==> flow/design.v <==
module controlPath(
						 input clock,
						 input resetn,
						 input play,
						 input audio_out_allowed,
						 input stop,
						 output reg write_audio_out,
						 output reg increment,
						 output reg ld_address,
						 output reg clear_buffer
						 );
	reg [1:0] current_state, next_state;
	localparam 
	S_IDLE = 2'd0,
	S_INCREMENT = 2'd1,
	S_WAIT = 2'd3;
	always @ (posedge clock)begin
		if (!resetn) current_state <= S_IDLE;
		else current_state <= next_state;
	end
	always @(*) begin
		next_state = current_state;
		write_audio_out = 1'b0;
		increment = 1'b0;
		ld_address = 1'b0;
		clear_buffer = 1'b0;
		case(current_state)
			S_IDLE: begin
				clear_buffer = 1'b1;
				if(play) begin
					ld_address = 1'b1;
					increment = 1'b0;
					next_state = S_INCREMENT;
				end
			end
			S_INCREMENT: begin
				ld_address = 1'b0;
				if(!play) next_state = S_IDLE;
				else if(stop) next_state = S_WAIT;
				else begin
					if(audio_out_allowed) begin
						increment = 1'b1;
						ld_address = 1'b1;
						write_audio_out = 1'b1;
					end
					else begin
						increment = 1'b1;
						ld_address = 1'b0;
						write_audio_out = 1'b0;
					end
				end
			end
			S_WAIT:begin
			if(!play) next_state = S_IDLE;
			end
		endcase
	end
endmodule
module controlPathHoldSound(
						 						 input clock,
						 input resetn,
						 input play,
						 input audio_out_allowed,
						 input stop,
						 output reg write_audio_out,
						 output reg increment,
						 output reg ld_address,
						 output reg clear_buffer
						 );
	reg [1:0] current_state, next_state;
	localparam 
	S_IDLE = 2'd0,
	S_INCREMENT = 2'd1,
	S_HOLD = 2'd3;
	always @ (posedge clock)begin
		if (!resetn) current_state <= S_IDLE;
		else current_state <= next_state;
	end
	always @(*) begin
		next_state = current_state;
		write_audio_out = 1'b0;
		increment = 1'b0;
		ld_address = 1'b0;
		clear_buffer = 1'b0;
		case(current_state)
			S_IDLE: begin
				clear_buffer = 1'b1;
				if(play) begin
					ld_address = 1'b1;
					increment = 1'b0;
					next_state = S_INCREMENT;
				end
			end
			S_INCREMENT: begin
				ld_address = 1'b0;
				if(!play) next_state = S_IDLE;
				else if(stop) next_state = S_HOLD;
				else begin
					if(audio_out_allowed) begin
						increment = 1'b1;
						ld_address = 1'b1;
						write_audio_out = 1'b1;
					end
					else begin
						increment = 1'b1;
						ld_address = 1'b0;
						write_audio_out = 1'b0;
					end
				end
			end
			S_HOLD:begin
				if(play) begin
					ld_address = 1'b1;
					increment = 1'b0;
					next_state = S_INCREMENT;
				end
				else if (!play) next_state = S_IDLE;
			end
		endcase
	end
endmodule 
module dataPath(
					input clock,
					input resetn,
					input [9:0] audio_in,
					input [19:0] address_max,
					input ld_address,
					input increment,
					output stop,
					output reg [9:0] audio_out,  
					output reg [19:0] address,
					output reg up
	);
	reg [9:0] prev_audio;
	always @ (posedge clock) begin
		if(!resetn)
			prev_audio <= 10'b0;
		else
		prev_audio <= audio_out;
	end
	assign stop = (address == address_max);
	always @ (posedge clock) begin
		if(ld_address) begin
			if(!increment) address <= 20'd0;
			else address <= address + 20'd1;
		end
	end
	always @(*) begin
		if(ld_address) audio_out = audio_in;
		else audio_out = 10'b0;
	end
	always @(*) begin
		if(ld_address && prev_audio < audio_out) up = 1'b1;
		else up = 1'b0;
	end
endmodule
* From RTL to reports: dataPath
The steps from the RTL of dataPath to its reports follow in flow order. Line numbers count from 1 in the design file above. Operators: Yosys type, input widths -> output width; for muxes data width and select width s. The mark n/a stands for no value.
Design: top dataPath, clock clock, cell library sky130hd, timing corner tt_025C_1v80

* Word level
Counts by Yosys on the flattened word-level netlist (proc, flatten, opt, wreduce; memories kept). Register bits leave out memories and registers merged into their read ports (data or address); mux counts leave out enables and synchronous resets folded into registers. Print and check cells are left out. Cells with the same type and inputs are merged into one.
Storage and ports: bits in registers 30, latch bits 0, RAM bits 0, bits in read-only memories 0, word width x clocked read ports 0, memory cells 0, bits of input ports 34, elaborated cells 8
Cells by class: add/sub/neg operators 1, multiply operators 0, divide/modulo/power cells 0, magnitude comparators 1, equality and inequality tests 1, shifts and indexed selects 0, multiplexer cells 2, bitwise operators 0, reductions and logical operators 1
Operators with widths (number):
- $add 20x1->20 const B | 1
- $eq 20x20->1 | 1
- $lt 10x10->1 | 1
- $mux 10 | 1
- $logic_and 1x1->1 | 1
- $mux 1 | 1

* Longest topological paths
Longest topological path by Yosys (ltp), each cell counted once; first at word level (registers and memories cut), then after technology mapping (sequential cells cut; the memories' decode and read muxes count).
Logic depth: word-level depth 4, ABC_AREA 0, mapped depth 7, gate-level depth less buffers 6

* Synthesis result
Yosys stat after the flow's synthesis: flattened, memories mapped to cells. It holds for the ABC_AREA given above (unset counts as 0); a run with the other value may have another netlist. Totals and module areas in this step are rounded.
Mapped netlist: cell count 188, mapped area 1850 um^2, sequential area 801 um^2, flip-flops 30, buffers 6
Cells by type (number):
- sky130_fd_sc_hd__edfxtp_1 | 20
- sky130_fd_sc_hd__dfxtp_1 | 10
- sky130_fd_sc_hd__xnor2_1 | 20
- sky130_fd_sc_hd__ha_1 | 10
- sky130_fd_sc_hd__xor2_1 | 13
- sky130_fd_sc_hd__nor2_1 | 20
- sky130_fd_sc_hd__and3_1 | 11
- sky130_fd_sc_hd__nand2_1 | 15
- sky130_fd_sc_hd__inv_1 | 13
- sky130_fd_sc_hd__nand3_1 | 9
- sky130_fd_sc_hd__nand4_4 | 2
- sky130_fd_sc_hd__nor4_1 | 6
- sky130_fd_sc_hd__mux2i_1 | 3
- sky130_fd_sc_hd__nand4_1 | 4
- sky130_fd_sc_hd__nor3_1 | 5
- sky130_fd_sc_hd__nor4_4 | 1
- sky130_fd_sc_hd__nand2b_1 | 3
- sky130_fd_sc_hd__a211o_1 | 2
Not listed: further types 13, cells in them 21.

* Worst setup path after synthesis
Path of least setup slack by OpenSTA after synthesis, without wires, with an ideal clock, recovery checks aside; 20% of the period is set as input and as output delay. Where synthesis merged equal registers, the netlist keeps one of their names.
Timing post-synthesis: path type input to output, start point in ld_address, end point out up, clock period 4700 ps, external input delay 940 ps, external output delay 940 ps, time at the first pin 940 ps, arrival time 2491 ps, data required time 3760 ps, path slack 1269 ps, delay of the path 1551 ps, stages 7, buffers on the path 1, period reached after synthesis 3431 ps
"delay of the path" = arrival - input delay + setup time. A path that ends at an output port has no setup time. "stages" counts driving pins, that of a launching flip-flop among them; a cell with two outputs on the path counts twice. "period reached after synthesis" is the clock period less the worst setup slack; recovery checks do not enter. This is arithmetic on one report: input and output delays are still those of the set period (20% each). The rows between start and end are the longest chain of elaborated cells between them; the timing report does not say that the signal goes this way. Where chains are equally long, one stands for them. Each line given opens the expression or statement behind the cell; cells for indexed reads and writes are added by Yosys, which also makes memories of some case tables.
Between the ends, post-synthesis: path through sky130_fd_sc_hd__clkbuf_1 > sky130_fd_sc_hd__nand2_1 > sky130_fd_sc_hd__ha_1 > sky130_fd_sc_hd__a211o_1 > sky130_fd_sc_hd__o211ai_1 > sky130_fd_sc_hd__a31oi_1 > sky130_fd_sc_hd__nor4b_1, cells in the longest elaborated chain 4, elaborated cells on any way between the ends 4, source lines of those cells 2, those cells by class 1 x compare; 2 x mux; 1 x reduce/logical
Ends and longest elaborated chain, post-synthesis:
- from (decl) | line 127 | input ld_address,
- $mux 10 | line 149 | if(ld_address) audio_out = audio_in;
- $lt 10x10->1 | line 153 | if(ld_address && prev_audio < audio_out) up = 1'b1;
- $logic_and 1x1->1 | line 153
- $mux 1 | line 153
- to (decl) | line 132 | output reg up

* Worst path after layout
From the final timing report of record 1: the path of least setup slack in the routed layout; clock arrival at registers is part of the times. The path's times are printed in steps of 10 ps; the period is the one set.
Timing after layout: path type input to output, start point in audio_in[3], end point out up, clock period 4090 ps, external input delay 820 ps, external output delay 820 ps, time at the first pin 820 ps, arrival time 3060 ps, data required time 3270 ps, path slack 220 ps, stages 8, buffers on the path 2
The rows between start and end are the longest chain of elaborated cells between them; the timing report does not say that the signal goes this way. Where chains are equally long, one stands for them.
Between the ends, after layout: path through sky130_fd_sc_hd__clkdlybuf4s50_1 > sky130_fd_sc_hd__nand2_1 > sky130_fd_sc_hd__ha_1 > sky130_fd_sc_hd__a211o_1 > sky130_fd_sc_hd__o211ai_1 > sky130_fd_sc_hd__a31oi_1 > sky130_fd_sc_hd__nor4b_1 > sky130_fd_sc_hd__clkdlybuf4s50_1, cells in the longest elaborated chain 4, elaborated cells on any way between the ends 4, source lines of those cells 2, those cells by class 1 x compare; 2 x mux; 1 x reduce/logical
Ends and longest elaborated chain, after layout:
- from (decl) | line 125 | input [9:0] audio_in,
- $mux 10 | line 149 | if(ld_address) audio_out = audio_in;
- $lt 10x10->1 | line 153 | if(ld_address && prev_audio < audio_out) up = 1'b1;
- $logic_and 1x1->1 | line 153
- $mux 1 | line 153
- to (decl) | line 132 | output reg up

Stored flow runs of dataPath (2 of them; Yosys, OpenROAD, sky130hd). They differ in their settings and are not a sequence. Constraints: input delay and output delay 20% of the set period each, output load 0.01 pF.
The measured numbers are rounded.

[record 1] flow files
==> flow/run.sh <==
#!/bin/bash
# the make line also repeats the synthesis and layout settings of config.mk as NAME=value (left out here)
make -C /OpenROAD-flow-scripts/flow DESIGN_CONFIG=/design/flow/config.mk WORK_HOME=/design/flow/orfs CLKGATE_MAP_FILE= finish
==> flow/config.mk <==
export PLATFORM = sky130hd
export DESIGN_NAME = dataPath
export DESIGN_NICKNAME = dataPath
export VERILOG_FILES = /design/flow/design.v
export SDC_FILE = /design/flow/constraint.sdc
export NUM_CORES = 4
export LEC_CHECK = 0
export ABC_AREA = 0
export CAP_MARGIN = 20
export CELL_PAD_IN_SITES_DETAIL_PLACEMENT = 1
export CORE_ASPECT_RATIO = 0.52
export CORE_MARGIN = 2
export CORE_UTILIZATION = 43
export CTS_CLUSTER_SIZE = 55
export HOLD_SLACK_MARGIN = 0.26
export MAX_ROUTING_LAYER = met4
export PLACE_DENSITY = 0.45
export SLEW_MARGIN = 40
==> flow/constraint.sdc <==
create_clock -name core_clock -period 4.09 [get_ports {clock}]
set_input_delay 0.8180 -clock core_clock [delete_from_list [all_inputs] [get_ports {clock}]]
set_output_delay 0.8180 -clock core_clock [all_outputs]
set_load 0.01 [all_outputs]

[record 1] result: final worst hold slack 727 ps; synthesis area 1850 um^2; total die area 4880 um^2; final setup TNS 0 ps; worst slack on setup checks 215 ps; final design utilization 63.3 %

[record 2] flow files
==> flow/run.sh <==
#!/bin/bash
# the make line also repeats the synthesis and layout settings of config.mk as NAME=value (left out here)
make -C /OpenROAD-flow-scripts/flow DESIGN_CONFIG=/design/flow/config.mk WORK_HOME=/design/flow/orfs CLKGATE_MAP_FILE= finish
==> flow/config.mk <==
export PLATFORM = sky130hd
export DESIGN_NAME = dataPath
export DESIGN_NICKNAME = dataPath
export VERILOG_FILES = /design/flow/design.v
export SDC_FILE = /design/flow/constraint.sdc
export NUM_CORES = 4
export LEC_CHECK = 0
export CAP_MARGIN = 20
export CORE_MARGIN = 2
export CORE_UTILIZATION = 40
export SLEW_MARGIN = 20
==> flow/constraint.sdc <==
create_clock -name core_clock -period 4.29 [get_ports {clock}]
set_input_delay 0.8580 -clock core_clock [delete_from_list [all_inputs] [get_ports {clock}]]
set_output_delay 0.8580 -clock core_clock [all_outputs]
set_load 0.01 [all_outputs]

[record 2] result: final worst hold slack 725 ps; synthesis area 1850 um^2; total die area 5190 um^2; final setup TNS 0 ps; worst slack on setup checks 179 ps; final design utilization 60.2 %
